==> flow/design.v <==
module priority_encoder(input [7:0] in, input enable, output [2:0] out);
	wire o7 = in[7];
	wire o6 = in[6] & ~o7;
	wire o5 = in[5] & ~o6 & ~o7;
	wire o4 = in[4] & ~o5 & ~o6 & ~o7;
	wire o3 = in[3] & ~o4 & ~o5 & ~o6 & ~o7;
	wire o2 = in[2] & ~o3 & ~o4 & ~o5 & ~o6 & ~o7;
	wire o1 = in[1] & ~o2 & ~o3 & ~o4 & ~o5 & ~o6 & ~o7;
	assign out[2] = (o4 | o5 | o6 | o7) & enable;
	assign out[1] = (o2 | o3 | o6 | o7) & enable;
	assign out[0] = (o1 | o3 | o5 | o7) & enable;
endmodule
module comparator(in, comp, greater, equal);
	parameter
		width = 32;
	input	[width-1:0] in, comp;
	output	greater, equal;
	assign equal = in == comp;
	assign greater = in > comp;
endmodule
module adder(inA, inB, out);
	parameter
		width = 32;
	input	[width-1:0] inA, inB;
	output	[width-1:0] out;
	assign out = inA + inB;
endmodule
module mux2(in0, in1, crtl, out);
	parameter
		width = 32;
	input	[width-1:0] in0, in1;
	input	crtl;
	output	[width-1:0] out;
	assign out = ({(width){crtl}} & in1) | ({(width){~crtl}} & in0);
endmodule
module mux4(in0, in1, in2, in3, crtl, out);
	parameter
		width = 32;
	input	[width-1:0] in0, in1, in2, in3;
	input	[1:0] crtl;
	output	[width-1:0] out;
	wire [width-1:0] o1, o2;
	mux2 #(width) m2_1(in0, in1, crtl[0], o1);
	mux2 #(width) m2_2(in2, in3, crtl[0], o2);
	mux2 #(width) m2_3(o1, o2, crtl[1], out);
endmodule
module mux8(in0, in1, in2, in3, in4, in5, in6, in7, crtl, out);
	parameter
		width = 32;
	input	[width-1:0] in0, in1, in2, in3, in4, in5, in6, in7;
	input	[2:0] crtl;
	output	[width-1:0] out;
	wire [width-1:0] o1, o2;
	mux4 #(width) m4_1(in0, in1, in2, in3, crtl[1:0], o1);
	mux4 #(width) m4_2(in4, in5, in6, in7, crtl[1:0], o2);	
	mux2 #(width) m2_3(o1, o2, crtl[2], out);
endmodule
module register(q, d, clk, enable, reset);
   parameter
            width = 32,
            reset_value = 0;
   output [(width-1):0] q;
   reg    [(width-1):0] q = 0;
   input  [(width-1):0] d;
   input                clk, enable, reset;
   always@(posedge clk)
     if (reset == 1'b1)
        q <= reset_value;
     else if (enable == 1'b1)
       q <= d;
endmodule  
module wave_counter(beg_addr, reset_val, clk, enable, out_addr);
	parameter
		addr_size = 16,
		reset_size = 10;
	input [addr_size-1:0] beg_addr;
	input [reset_size-1:0] reset_val; 
	input clk;
	input enable;
	output [addr_size-1:0] out_addr;
	wire [reset_size-1:0] count_amt = 1;
	wire [addr_size-1:0] last_addr;
	wire [reset_size-1:0] offset;
	wire [reset_size-1:0] next_offset;
	wire gt, eq;
	wire reset = ~enable | (offset >= reset_val) | ~(last_addr == beg_addr);
	register #(reset_size) offset_reg(offset, next_offset, clk, 1'b1, reset);
	register #(addr_size) last_addr_reg(last_addr, beg_addr, clk, 1'b1, ~enable);
	adder #(reset_size) offset_adder(offset, count_amt, next_offset);
	adder #(addr_size) addr_adder(offset, beg_addr, out_addr);
endmodule
== Reports on wave_counter ==
What the tools print for wave_counter, step after step.
Line numbers count from 1 in the design file above.
Operators carry their Yosys type and port widths (W data, S select, Z words).
The mark - stands for no value.

* Design top: wave_counter
* Clock port: clk
* Standard-cell library: sky130hd
* Library corner: tt_025C_1v80

== After elaboration ==
Source: Yosys, flattened and elaborated, memories not mapped. Widths are those after wreduce; folded enables and synchronous resets count as part of the registers. Registers that Yosys merges into a memory's read port (data or address) are not register bits. Print and check cells do not count. Equal cells are merged and count once.

* Bits in registers: 26
* Word-level cells: 10

* Add/sub/neg operators: 2
* Magnitude comparators: 1
* Eq/ne operators: 1
* Bitwise operators: 4

{| class="wikitable"
|+ Operators by type and width
! cell !! number
|-
| $add A10 B16 Y16 || 1
|-
| $eq A16 B16 Y1 || 1
|-
| $add A10 B1 Y10 const B || 1
|-
| $ge A10 B10 Y1 || 1
|-
| $or A1 B1 Y1 || 2
|-
| $not A1 Y1 || 2
|}

== Depth ==
Longest topological path by Yosys (ltp), each cell counted once; first at word level (registers and memories cut), then after technology mapping (sequential cells cut; the memories' decode and read muxes count).

* Depth after elaboration: 3
* ABC_AREA: 0
* Depth in mapped cells: 8

== Mapped cells and area ==
Source: synth_stat.txt of the flow (Yosys; design flattened, memories mapped). It holds for the ABC_AREA given above (unset counts as 0); a run with the other value may have another netlist.

* Cell count: 198
* Chip area (Yosys): 0.0018318 mm²
* Sequential area: 0.0005205 mm²
* Flip-flops: 26
* Buffer cells: 2

{| class="wikitable"
|+ Cells by type
! type !! number !! area in all (µm²)
|-
| sky130_fd_sc_hd__dfxtp_1 || 26 || 520.499
|-
| sky130_fd_sc_hd__ha_1 || 21 || 262.752
|-
| sky130_fd_sc_hd__xor2_1 || 21 || 183.926
|-
| sky130_fd_sc_hd__xnor2_1 || 16 || 140.134
|-
| sky130_fd_sc_hd__nor3_2 || 10 || 100.096
|-
| sky130_fd_sc_hd__and2_1 || 15 || 93.84
|-
| sky130_fd_sc_hd__inv_1 || 14 || 52.55
|-
| sky130_fd_sc_hd__a21oi_1 || 9 || 45.043
|-
| sky130_fd_sc_hd__nor2_1 || 10 || 37.536
|-
| sky130_fd_sc_hd__nand3_1 || 7 || 35.034
|-
| sky130_fd_sc_hd__a211oi_1 || 4 || 30.029
|-
| sky130_fd_sc_hd__a21o_1 || 4 || 30.029
|-
| sky130_fd_sc_hd__nor4_1 || 4 || 25.024
|-
| sky130_fd_sc_hd__fa_1 || 1 || 20.019
|-
| sky130_fd_sc_hd__nand2_1 || 5 || 18.768
|-
| sky130_fd_sc_hd__a21o_2 || 2 || 17.517
|-
| sky130_fd_sc_hd__nand4b_1 || 2 || 17.517
|-
| sky130_fd_sc_hd__xor2_2 || 1 || 16.266
|}

Other cell types: 20; their cells: 26.
The figures by module come from a second, unflattened synthesis with its own total; it is not the netlist above.

* Cell total of the unflattened synthesis: 292
* Area total of the unflattened synthesis: 0.0024749 mm²

Rows give one instance, submodules left out.

{| class="wikitable"
|+ Modules
! module !! instances !! cells !! area (mm²) !! sequential area (mm²)
|-
| adder #(width=16) || 1 || 98 || 0.0007244 || 0
|-
| register #(width=16) || 1 || 52 || 0.0005806 || 0.0003203
|-
| wave_counter || 1 || 59 || 0.0004317 || 0
|-
| adder #(width=10) || 1 || 51 || 0.0003854 || 0
|-
| register #(width=10) || 1 || 32 || 0.0003528 || 0.0002002
|}

== Path before layout ==
OpenSTA on the mapped netlist: ideal clock, no wires. The path of least setup slack (recovery checks aside). Input and output delay are each 20% of the period. Register names are those of the netlist, which keeps one name where synthesis merged equal registers.

* Path kind: input -> output
* Start: in beg_addr[0]
* End: out out_addr[14]
* Period: 3.22 ns
* Launch time at the first pin: 0.644 ns
* Arrival time: 2.305 ns
* Slack: 0.271 ns
* Delay of the path: 1.661 ns
* Stages on the path: 7
* Path buffers: 0
* Synthesis period reached: 2.949 ns

"delay of the path" = arrival - input delay + setup time.
At an output port there is no setup time.
"stages on the path": output pins that drive a net of the path, with the launching flip-flop's if there is one; two outputs of one cell count as two.
"synthesis period reached" is the clock period less the worst setup slack; recovery checks do not enter. This is arithmetic on one report: input and output delays are still those of the set period (20% each).
Between the ends stands the longest chain of elaborated cells between them, by number of cells; it is not shown to be the way that was timed. Of several equally long chains one is given.
Each line given opens the expression or statement behind the cell; cells for indexed reads and writes are added by Yosys, which also makes memories of some case tables.

* Cells stage by stage: sky130_fd_sc_hd__ha_1 -> sky130_fd_sc_hd__fa_1 -> sky130_fd_sc_hd__a211oi_1 -> sky130_fd_sc_hd__o21ai_0 -> sky130_fd_sc_hd__a211oi_1 -> sky130_fd_sc_hd__nor3b_1 -> sky130_fd_sc_hd__xor2_1
* Length of the longest elaborated chain: 1
* Elaborated cells between the ends (all ways): 1
* Source lines of those cells: 1
* Classes of those cells: add/sub (1)

{| class="wikitable"
|+ Ends and longest elaborated chain, after synthesis
! item !! line !! RTL
|-
| start: declaration || 76 || <nowiki>input [addr_size-1:0] beg_addr;</nowiki>
|-
| $add A10 B16 Y16 || 26 || <nowiki>assign out = inA + inB;</nowiki>
|-
| end: declaration || 80 || <nowiki>output [addr_size-1:0] out_addr;</nowiki>
|}

FLOW RESULTS
============

Stored flow runs of wave_counter (2 of them; Yosys, OpenROAD, sky130hd). They differ in their settings and are not a sequence. Constraints: input delay and output delay 20% of the set period each, output load 0.01 pF.

=== Run A ===
{| class="wikitable"
! Setting !! Value
|-
| period_ns || 3.56
|-
| CORE_UTILIZATION || 72
|-
| PLACE_DENSITY_LB_ADDON || 0.15
|-
| CELL_PAD_IN_SITES_DETAIL_PLACEMENT || 2
|-
| TNS_END_PERCENT || 15
|-
| GPL_TIMING_DRIVEN || 0
|-
| GPL_ROUTABILITY_DRIVEN || 0
|-
| CAP_MARGIN || 20
|-
| CORE_MARGIN || 2
|-
| SLEW_MARGIN || 20
|}
Incomplete, placement halted on FLW-0024.

=== Run B ===
{| class="wikitable"
! Setting !! Value
|-
| period_ns || 2.77
|-
| CORE_UTILIZATION || 54
|-
| PLACE_DENSITY_LB_ADDON || 0.15
|-
| CELL_PAD_IN_SITES_DETAIL_PLACEMENT || 1
|-
| TNS_END_PERCENT || 45
|-
| ABC_AREA || 1
|-
| GPL_TIMING_DRIVEN || 0
|-
| CTS_CLUSTER_SIZE || 62
|-
| MIN_ROUTING_LAYER || met2
|-
| CAP_MARGIN || 20
|-
| CORE_MARGIN || 2
|-
| SLEW_MARGIN || 20
|}
Incomplete, placement halted on DPL-0033.
